==> flow/design.v <==
module BinaryToSevSeg(
	input i_clk,
	input [3:0] i_bin_num,
	output reg [6:0] o_sevseg);
	always @(posedge i_clk)
	begin
		case (i_bin_num)
		4'd0:
			o_sevseg <= ~(7'b0111111);
		4'd1:
			o_sevseg <= ~(7'b0000110);
		4'd2:
			o_sevseg <= ~(7'b1011011);
		4'd3:
			o_sevseg <= ~(7'b1001111);
		4'd4:
			o_sevseg <= ~(7'b1100110);
		4'd5:
			o_sevseg <= ~(7'b1101101);
		4'd6:
			o_sevseg <= ~(7'b1111101);
		4'd7:
			o_sevseg <= ~(7'b0000111);
		4'd8:
			o_sevseg <= ~(7'b1111111);
		4'd9:
			o_sevseg <= ~(7'b1101111);
		4'hA:
			o_sevseg <= ~(7'b1110111);
		4'hF:
			o_sevseg <= ~(7'b1110001);
		default:
			o_sevseg <= ~(7'b0000000);
		endcase
	end
endmodule
module CountAndToggle #(COUNT_LIMIT = 1000000)(
	input i_clk,
	input i_en,
	output reg o_toggle);
	reg [$clog2(COUNT_LIMIT):0] r_count;
	always @(posedge i_clk)
	begin
		if (i_en)
		begin
			if (r_count < COUNT_LIMIT)
				r_count <= r_count + 1;
			else
				begin
					o_toggle <= ~o_toggle;
					r_count <= 0;
				end
		end
		else
			r_count <= 0;
	end
endmodule
module DebounceFilter #(DEBOUNCE_LIMIT = 5000000)(
	input i_clk,
	input i_bouncy,
	output o_debounced);
	reg [$clog2(DEBOUNCE_LIMIT):0] r_count;
	reg r_state;
	always @(posedge i_clk)
	begin
		if (i_bouncy != r_state && r_count < DEBOUNCE_LIMIT - 1)
			r_count <= r_count + 1;
		else if (r_count == DEBOUNCE_LIMIT - 1)
		begin
			r_state <= i_bouncy;
			r_count <= 0;
		end
		else
			r_count <= 0;
	end
	assign o_debounced = r_state;
endmodule
module Lfsr22(
	input i_clk,
	output reg [21:0] o_data);
	wire w_xnor;
	always @(posedge i_clk)
		o_data <= {o_data[20:0], w_xnor};
	assign w_xnor = o_data[21] ^~ o_data[20];
endmodule
module MemoryGameTopLvl(
	input i_clk,
	input [4:0] i_sw,
	output [3:0] o_led,
	output [6:0] o_sevseg);
	localparam GAME_LIMIT = 7;
	localparam CLK_PER_SEC = 50000000;
	localparam DEBOUNCE_LIMIT = 5000000;
	wire [4:0] w_sw;
	wire [6:0] w_sevseg;
	wire [3:0] w_score;
	DebounceFilter #(.DEBOUNCE_LIMIT(DEBOUNCE_LIMIT)) debounce_sw0(
		.i_clk(i_clk),
		.i_bouncy(i_sw[0]),
		.o_debounced(w_sw[0]));
	DebounceFilter #(.DEBOUNCE_LIMIT(DEBOUNCE_LIMIT)) debounce_sw1(
		.i_clk(i_clk),
		.i_bouncy(i_sw[1]),
		.o_debounced(w_sw[1]));
	DebounceFilter #(.DEBOUNCE_LIMIT(DEBOUNCE_LIMIT)) debounce_sw2(
		.i_clk(i_clk),
		.i_bouncy(i_sw[2]),
		.o_debounced(w_sw[2]));
	DebounceFilter #(.DEBOUNCE_LIMIT(DEBOUNCE_LIMIT)) debounce_sw3(
		.i_clk(i_clk),
		.i_bouncy(i_sw[3]),
		.o_debounced(w_sw[3]));
	DebounceFilter #(.DEBOUNCE_LIMIT(DEBOUNCE_LIMIT)) debounce_sw4(
		.i_clk(i_clk),
		.i_bouncy(i_sw[4]),
		.o_debounced(w_sw[4]));
	StateMachineGame #(.CLK_PER_SEC(CLK_PER_SEC), .GAME_LIMIT(GAME_LIMIT)) state_machine_inst(
		.i_clk(i_clk),
		.i_sw(w_sw),
		.o_led(o_led),
		.o_score(w_score));
	BinaryToSevSeg sevseg_inst(
		.i_clk(i_clk),
		.i_bin_num(w_score),
		.o_sevseg(w_sevseg));
	assign o_sevseg[0] = w_sevseg[0];
	assign o_sevseg[1] = w_sevseg[1];
	assign o_sevseg[2] = w_sevseg[2];
	assign o_sevseg[3] = w_sevseg[3];
	assign o_sevseg[4] = w_sevseg[4];
	assign o_sevseg[5] = w_sevseg[5];
	assign o_sevseg[6] = w_sevseg[6];
endmodule
module StateMachineGame #(parameter CLK_PER_SEC = 50000000, parameter GAME_LIMIT = 7)(
	input i_clk,
	input [4:0] i_sw,
	output [3:0] o_led,
	output reg [3:0] o_score);
	localparam START = 3'd0;
	localparam PATTERN_OFF = 3'd1;
	localparam SHOW_STEP = 3'd2;
	localparam WAIT_PLAYER = 3'd3;
	localparam LOSE = 3'd4;
	localparam WIN = 3'd5;
	reg [2:0] r_state;
	reg r_toggle, r_dv;
	reg [4:0] r_sw;
	reg [1:0] r_pattern [10:0];
	wire [21:0] w_lfsr;
	reg [$clog2(GAME_LIMIT):0] r_step_index;
	reg [1:0] r_sw_id;
	wire w_count_en, w_toggle;
	always @(posedge i_clk, posedge i_sw[4])
	begin
		if (i_sw[4])
			r_state <= START;
		else
		begin
			case (r_state)
			START:
			begin
				r_state <= PATTERN_OFF;
				o_score <= 0;
				r_step_index <= 0;
			end
			PATTERN_OFF:
			begin
				if (r_toggle & !w_toggle)
					r_state <= SHOW_STEP;
			end
			SHOW_STEP:
			begin
				if (r_toggle & !w_toggle)
				begin
					if (o_score == r_step_index)
					begin
						r_state <= WAIT_PLAYER;
						r_step_index <= 0;
					end
					else
					begin
						r_step_index <= r_step_index  + 1;
						r_state <= PATTERN_OFF;
					end
				end
			end
			WAIT_PLAYER:
			begin
				if (r_dv)
				begin
					if (r_sw_id != r_pattern[r_step_index])
						r_state <= LOSE;
					else if (o_score == r_step_index)
					begin
						r_state <= PATTERN_OFF;
						if (o_score == GAME_LIMIT)
							r_state <= WIN;
						else
						begin
							o_score <= o_score + 1;
							r_step_index <= 0;
						end
					end
					else
						r_step_index = r_step_index + 1;
				end
			end
			LOSE:
				o_score <= 4'hF;
			WIN:
				o_score <= 4'hA;
			default:
				r_state <= START;
			endcase
		end
	end
	integer i;
	always @(posedge i_clk)
	begin
		if (r_state == START)
		begin
		for (i = 0; i < 2 * GAME_LIMIT; i = i + 2)
			r_pattern[i / 2] <= {w_lfsr[i], w_lfsr[i + 1]};
		end
	end
	always @(posedge i_clk)
	begin
		r_toggle <= w_toggle;
		r_sw[0] <= i_sw[0];
		r_sw[1] <= i_sw[1];
		r_sw[2] <= i_sw[2];
		r_sw[3] <= i_sw[3];
		r_sw[4] <= i_sw[4];
		if (!i_sw[0] & r_sw[0])
		begin
			r_dv <= 1'b1;
			r_sw_id <= 2'b00;
		end
		else if (!i_sw[1] & r_sw[1])
		begin
			r_dv <= 1'b1;
			r_sw_id <= 2'b01;
		end
		else if (!i_sw[2] & r_sw[2])
		begin
			r_dv <= 1'b1;
			r_sw_id <= 2'b10;
		end
		else if (!i_sw[3] & r_sw[3])
		begin
			r_dv <= 1'b1;
			r_sw_id <= 2'b11;
		end
		else
			r_dv <= 1'b0;
	end
	assign w_count_en = (r_state == PATTERN_OFF || r_state == SHOW_STEP );
	CountAndToggle #(.COUNT_LIMIT(CLK_PER_SEC/4)) cat_inst(
		.i_clk(i_clk),
		.i_en(w_count_en),
		.o_toggle(w_toggle));
	Lfsr22 lfsr_inst(
		.i_clk(i_clk),
		.o_data(w_lfsr));
	assign o_led[0] = (SHOW_STEP == r_state && r_pattern[r_step_index] == 2'b00) ? 1'b1 : i_sw[0];
	assign o_led[1] = (SHOW_STEP == r_state && r_pattern[r_step_index] == 2'b01) ? 1'b1 : i_sw[1];
	assign o_led[2] = (SHOW_STEP == r_state && r_pattern[r_step_index] == 2'b10) ? 1'b1 : i_sw[2];
	assign o_led[3] = (SHOW_STEP == r_state && r_pattern[r_step_index] == 2'b11) ? 1'b1 : i_sw[3]; 	
endmodule
From RTL to reports: MemoryGameTopLvl. Tool output for the design above, in the order of the flow. Lines are those of the file above, counted from 1. The mark - stands for no value.

Design top: MemoryGameTopLvl. Clock input: i_clk. Cell library: sky130hd. Library corner: tt_025C_1v80.

After elaboration. Source: Yosys, flattened and elaborated. Widths are those after wreduce. Registers that Yosys merges into a memory's read port (data or address) are not register bits. Print and check cells do not count. Memory sizes are those after Yosys's memory passes, which may raise the word count (mostly to a power of two), join words into wider ones and drop unused or constant bits.

Clocked read ports x word width: 7. The entry for memory bits (read-only) reads 112. The figure for register bits after elaboration is 206. The figure for elaborated cells is 164. The entry for memories reads 1. For output and inout bits the number is 11.

Memory list: (name not given) (words 16, width 7, rd ports 1, wr ports 0, line 7) `case (i_bin_num)`.

For reductions and logical operators the number is 35. Under muxes and demuxes stands 31. Under equal/unequal tests stands 40. The entry for magnitude comparators reads 6. Bitwise operators: 15. The entry for add/subtract/negate cells reads 8.

Operator list (number): 24-bit by 1-bit adder with 24-bit output with constant B (5); 24-bit by 23-bit less-than comparator with 1-bit output with constant B (5); 24-bit by 23-bit == test with 1-bit output with constant B (5); 4-bit two-way mux (10); 25-bit by 1-bit adder with 25-bit output with constant B (1); 25-bit by 24-bit less-than comparator with 1-bit output with constant B (1); 2-bit parallel mux with 11-bit select (1); 4-bit by 3-bit == test with 1-bit output with constant B (5); 3-bit two-way mux (6); 4-bit parallel mux with 4-bit select (1); 3-bit parallel mux with 5-bit select (1); 2-bit AND reduction (7); 4-bit == test with constant B (3); 6-bit AND reduction (2); 4-bit parallel mux with 3-bit select (1); 2-bit two-way mux (5); 1-bit logical AND (9); 1-bit inverter (9); 2-bit by 1-bit != test with 1-bit output with constant B (4); 4-bit by 1-bit adder with 4-bit output with constant B (2); 4-bit by 2-bit == test with 1-bit output with constant B (2); 3-bit by 2-bit == test with 1-bit output with constant B (2); 3-bit == test with constant B (2); 3-bit nonzero test (2); 1-bit two-way mux (6); 1-bit != test (5); 1-bit bitwise AND (5); 1-bit logical NOT (5).

Other operator kinds: 20; their cells: 23.

Depth. Depth = most cells in a row (Yosys ltp): at word level without a register or memory, in the mapped netlist without a sequential cell, where the memories' decode and read muxes count.

The figure for depth after elaboration is 8. For ABC_AREA the number is 1. The figure for gate-level depth with buffers is 15. Under gate-level depth less buffers stands 15.

Netlist. Source: synth_stat.txt of the flow (Yosys; design flattened, memories mapped). It holds for the ABC_AREA given above (unset counts as 0); a run with the other value may have another netlist. Totals and module areas in this step are rounded.

Cells by type: sky130_fd_sc_hd__dfxtp_1 (number 182, area in all 3.64E+03 µm²); sky130_fd_sc_hd__edfxtp_1 (number 28, area in all 840.806 µm²); sky130_fd_sc_hd__nand2_1 (number 224, area in all 840.806 µm²); sky130_fd_sc_hd__inv_1 (number 168, area in all 630.605 µm²); sky130_fd_sc_hd__nor2_1 (number 167, area in all 626.851 µm²); sky130_fd_sc_hd__xor2_1 (number 42, area in all 367.853 µm²); sky130_fd_sc_hd__nand3_1 (number 72, area in all 360.346 µm²); sky130_fd_sc_hd__nand4_1 (number 38, area in all 237.728 µm²); sky130_fd_sc_hd__a21oi_1 (number 47, area in all 235.226 µm²); sky130_fd_sc_hd__nor3_1 (number 47, area in all 235.226 µm²); sky130_fd_sc_hd__ha_1 (number 17, area in all 212.704 µm²); sky130_fd_sc_hd__nor2_4 (number 17, area in all 191.434 µm²); sky130_fd_sc_hd__nor3_2 (number 16, area in all 160.154 µm²); sky130_fd_sc_hd__xnor2_1 (number 18, area in all 157.651 µm²); sky130_fd_sc_hd__dfrtp_1 (number 5, area in all 125.12 µm²); sky130_fd_sc_hd__o21ai_0 (number 21, area in all 105.101 µm²); sky130_fd_sc_hd__nor4_1 (number 16, area in all 100.096 µm²); sky130_fd_sc_hd__nor3b_1 (number 13, area in all 97.594 µm²).

Not listed: further types 44, cells in them 138.

The figure for area of sequential cells is 4640 µm². The figure for flip-flop cells is 216. The figure for mapped cells is 1276. The figure for buffer cells is 20. Synthesis area: 10200 µm².

Path before layout. OpenSTA on the mapped netlist: ideal clock, no wires. The path of least setup slack (recovery checks aside). Input and output delay are each 20% of the period. Register names are those of the netlist, which keeps one name where synthesis merged equal registers.

Kind: reg-to-output. Start: reg state_machine_inst.r_step_index[1]. End: out o_led[0]. Under time at the first pin stands 0.000 ns. Path slack: 1.122 ns. Under path delay stands 1.702 ns. The entry for required time reads 2.824 ns. The figure for arrival is 1.702 ns. The figure for clock period is 3.53 ns. The figure for external output delay is 0.706 ns. The entry for driving pins on the path reads 10. For synthesis period reached the number is 2.408 ns.

"path delay" = arrival - input delay + setup time. A path that ends at an output port has no setup time. "driving pins on the path": output pins that drive a net of the path, with the launching flip-flop's if there is one; two outputs of one cell count as two. "synthesis period reached" is the clock period less the worst setup slack; recovery checks do not enter. This is arithmetic on one report: input and output delays are still those of the set period (20% each). The rows between start and end are the longest chain of elaborated cells between them; the timing report does not say that the signal goes this way. Where chains are equally long, one stands for them. A line is the first line of the expression or statement that the cell stems from. Yosys adds cells for indexed reads and writes and turns some case tables into memories. A register here has more assigning lines than the two given.

Cell sequence: sky130_fd_sc_hd__edfxtp_1 -> sky130_fd_sc_hd__inv_1 -> sky130_fd_sc_hd__ha_1 -> sky130_fd_sc_hd__nor3b_1 -> sky130_fd_sc_hd__nor2_2 -> sky130_fd_sc_hd__nand2_2 -> sky130_fd_sc_hd__nand3b_2 -> sky130_fd_sc_hd__nand2_2 -> sky130_fd_sc_hd__inv_1 -> sky130_fd_sc_hd__o21ai_0. The figure for length of the longest elaborated chain is 5.

RTL lines, path after synthesis: from (decl) (line 150) `reg [$clog2(GAME_LIMIT):0] r_step_index;`; from (assign) (line 182) `r_step_index <= r_step_index + 1;`; from (assign) (line 205) `r_step_index = r_step_index + 1;`; 4-bit == test (line 265) `assign o_led[0] = (SHOW_STEP == r_state && r_pattern[r_step_index] == 2'b00) ? 1'b1 : i_sw[0];`; 2-bit parallel mux with 11-bit select (line 265); 2-bit logical NOT (line 265); 1-bit logical AND (line 265); 1-bit two-way mux (line 265); to (decl) (line 89) `output [3:0] o_led,`.

Worst path after layout. From the final timing report of job 1: the path of least setup slack in the routed layout; clock arrival at registers is part of the times.

Kind: reg-to-output. Start: reg state_machine_inst.r_step_index[0]. End: out o_led[0]. Path slack: -0.59 ns. The figure for clock period is 2.12 ns. The figure for external output delay is 0.42 ns. The entry for driving pins on the path reads 13. The entry for required time reads 1.70 ns. The figure for arrival is 2.29 ns. Under time at the first pin stands 0.51 ns.

The rows between start and end are the longest chain of elaborated cells between them; the timing report does not say that the signal goes this way. Where chains are equally long, one stands for them. A register here has more assigning lines than the two given.

Cell sequence: sky130_fd_sc_hd__edfxtp_1 -> sky130_fd_sc_hd__inv_2 -> sky130_fd_sc_hd__ha_4 -> sky130_fd_sc_hd__inv_2 -> sky130_fd_sc_hd__o21ai_1 -> sky130_fd_sc_hd__inv_1 -> sky130_fd_sc_hd__nand2_4 -> sky130_fd_sc_hd__nand3_4 -> sky130_fd_sc_hd__nand2_4 -> sky130_fd_sc_hd__nand2_4 -> sky130_fd_sc_hd__buf_6 -> sky130_fd_sc_hd__o21ai_2 -> sky130_fd_sc_hd__buf_2. The figure for length of the longest elaborated chain is 5.

RTL lines, path post-layout: from (decl) (line 150) `reg [$clog2(GAME_LIMIT):0] r_step_index;`; from (assign) (line 182) `r_step_index <= r_step_index + 1;`; from (assign) (line 205) `r_step_index = r_step_index + 1;`; 4-bit == test (line 265) `assign o_led[0] = (SHOW_STEP == r_state && r_pattern[r_step_index] == 2'b00) ? 1'b1 : i_sw[0];`; 2-bit parallel mux with 11-bit select (line 265); 2-bit logical NOT (line 265); 1-bit logical AND (line 265); 1-bit two-way mux (line 265); to (decl) (line 89) `output [3:0] o_led,`.

Ticket comment

2 stored runs of MemoryGameTopLvl in the flow (synthesis by Yosys, layout by OpenROAD, sky130hd cells), in arbitrary order. Constraints: input delay and output delay 20% of the set period each, output load 0.01 pF. "clock period achieved" is the run's clock period less its worst setup slack. It is reckoned from that one timing run; input and output delays stay at 20% of the period that was set. By "allowed time less slack (worst setup path)" is meant the share of the clock period that the worst setup path is allowed (20% is reserved at inputs, 20% at outputs), minus its slack. Clock arrival times at its registers enter into it. "total power after layout": no workload was simulated; the value follows from the tool's default switching activity. Results are given in rounded form.

Files of job 1:
==> flow/run.sh <==
#!/bin/bash
# the make line also repeats the synthesis and layout settings of config.mk as NAME=value (left out here)
make -C /OpenROAD-flow-scripts/flow DESIGN_CONFIG=/design/flow/config.mk WORK_HOME=/design/flow/orfs CLKGATE_MAP_FILE= finish
==> flow/config.mk <==
export PLATFORM = sky130hd
export DESIGN_NAME = MemoryGameTopLvl
export DESIGN_NICKNAME = MemoryGameTopLvl
export VERILOG_FILES = /design/flow/design.v
export SDC_FILE = /design/flow/constraint.sdc
export NUM_CORES = 4
export LEC_CHECK = 0
export ABC_AREA = 1
export CAP_MARGIN = 20
export CORE_ASPECT_RATIO = 0.81
export CORE_MARGIN = 2
export CORE_UTILIZATION = 53
export CTS_CLUSTER_SIZE = 71
export GPL_ROUTABILITY_DRIVEN = 0
export MAX_ROUTING_LAYER = met4
export PLACE_DENSITY_LB_ADDON = 0.18
export SETUP_SLACK_MARGIN = 0.32
export SLEW_MARGIN = 20
==> flow/constraint.sdc <==
create_clock -name core_clock -period 2.12 [get_ports {i_clk}]
set_input_delay 0.4240 -clock core_clock [delete_from_list [all_inputs] [get_ports {i_clk}]]
set_output_delay 0.4240 -clock core_clock [all_outputs]
set_load 0.01 [all_outputs]

Results of job 1. The sum of negative setup slack is -4.51 ns. The worst hold slack is 0.328 ns. The chip area in the Yosys report comes to 10200 µm². The total power after layout comes to 9530 uW. The measured utilization after routing is 65.4%. For the area of the standard cells in the finished layout the run shows 12300 µm². The die size comes to 20500 µm². The measured clock period achieved is 2.714 ns. The setup slack of the worst path stands at -0.594 ns. The allowed time less slack (worst setup path) stands at 2.29 ns. Critical path kind: reg-to-output.

Files of job 2:
==> flow/run.sh <==
#!/bin/bash
# the make line also repeats the synthesis and layout settings of config.mk as NAME=value (left out here)
make -C /OpenROAD-flow-scripts/flow DESIGN_CONFIG=/design/flow/config.mk WORK_HOME=/design/flow/orfs CLKGATE_MAP_FILE= finish
==> flow/config.mk <==
export PLATFORM = sky130hd
export DESIGN_NAME = MemoryGameTopLvl
export DESIGN_NICKNAME = MemoryGameTopLvl
export VERILOG_FILES = /design/flow/design.v
export SDC_FILE = /design/flow/constraint.sdc
export NUM_CORES = 4
export LEC_CHECK = 0
export ABC_AREA = 0
export CAP_MARGIN = 20
export CELL_PAD_IN_SITES_DETAIL_PLACEMENT = 0
export CORE_MARGIN = 2
export CORE_UTILIZATION = 57
export PLACE_DENSITY_LB_ADDON = 0.25
export SETUP_SLACK_MARGIN = 0.34
export SLEW_MARGIN = 20
==> flow/constraint.sdc <==
create_clock -name core_clock -period 2.42 [get_ports {i_clk}]
set_input_delay 0.4840 -clock core_clock [delete_from_list [all_inputs] [get_ports {i_clk}]]
set_output_delay 0.4840 -clock core_clock [all_outputs]
set_load 0.01 [all_outputs]

Results of job 2. The worst hold slack is 0.323 ns. The die size comes to 17100 µm². The sum of negative setup slack is -3.96 ns. The allowed time less slack (worst setup path) stands at 2.42 ns. Critical path kind: reg-to-output. For the area of the standard cells in the finished layout the run shows 10700 µm². The measured clock period achieved is 2.908 ns. The total power after layout comes to 8130 uW. The chip area in the Yosys report comes to 9160 µm². The setup slack of the worst path stands at -0.488 ns. The measured utilization after routing is 67.9%.
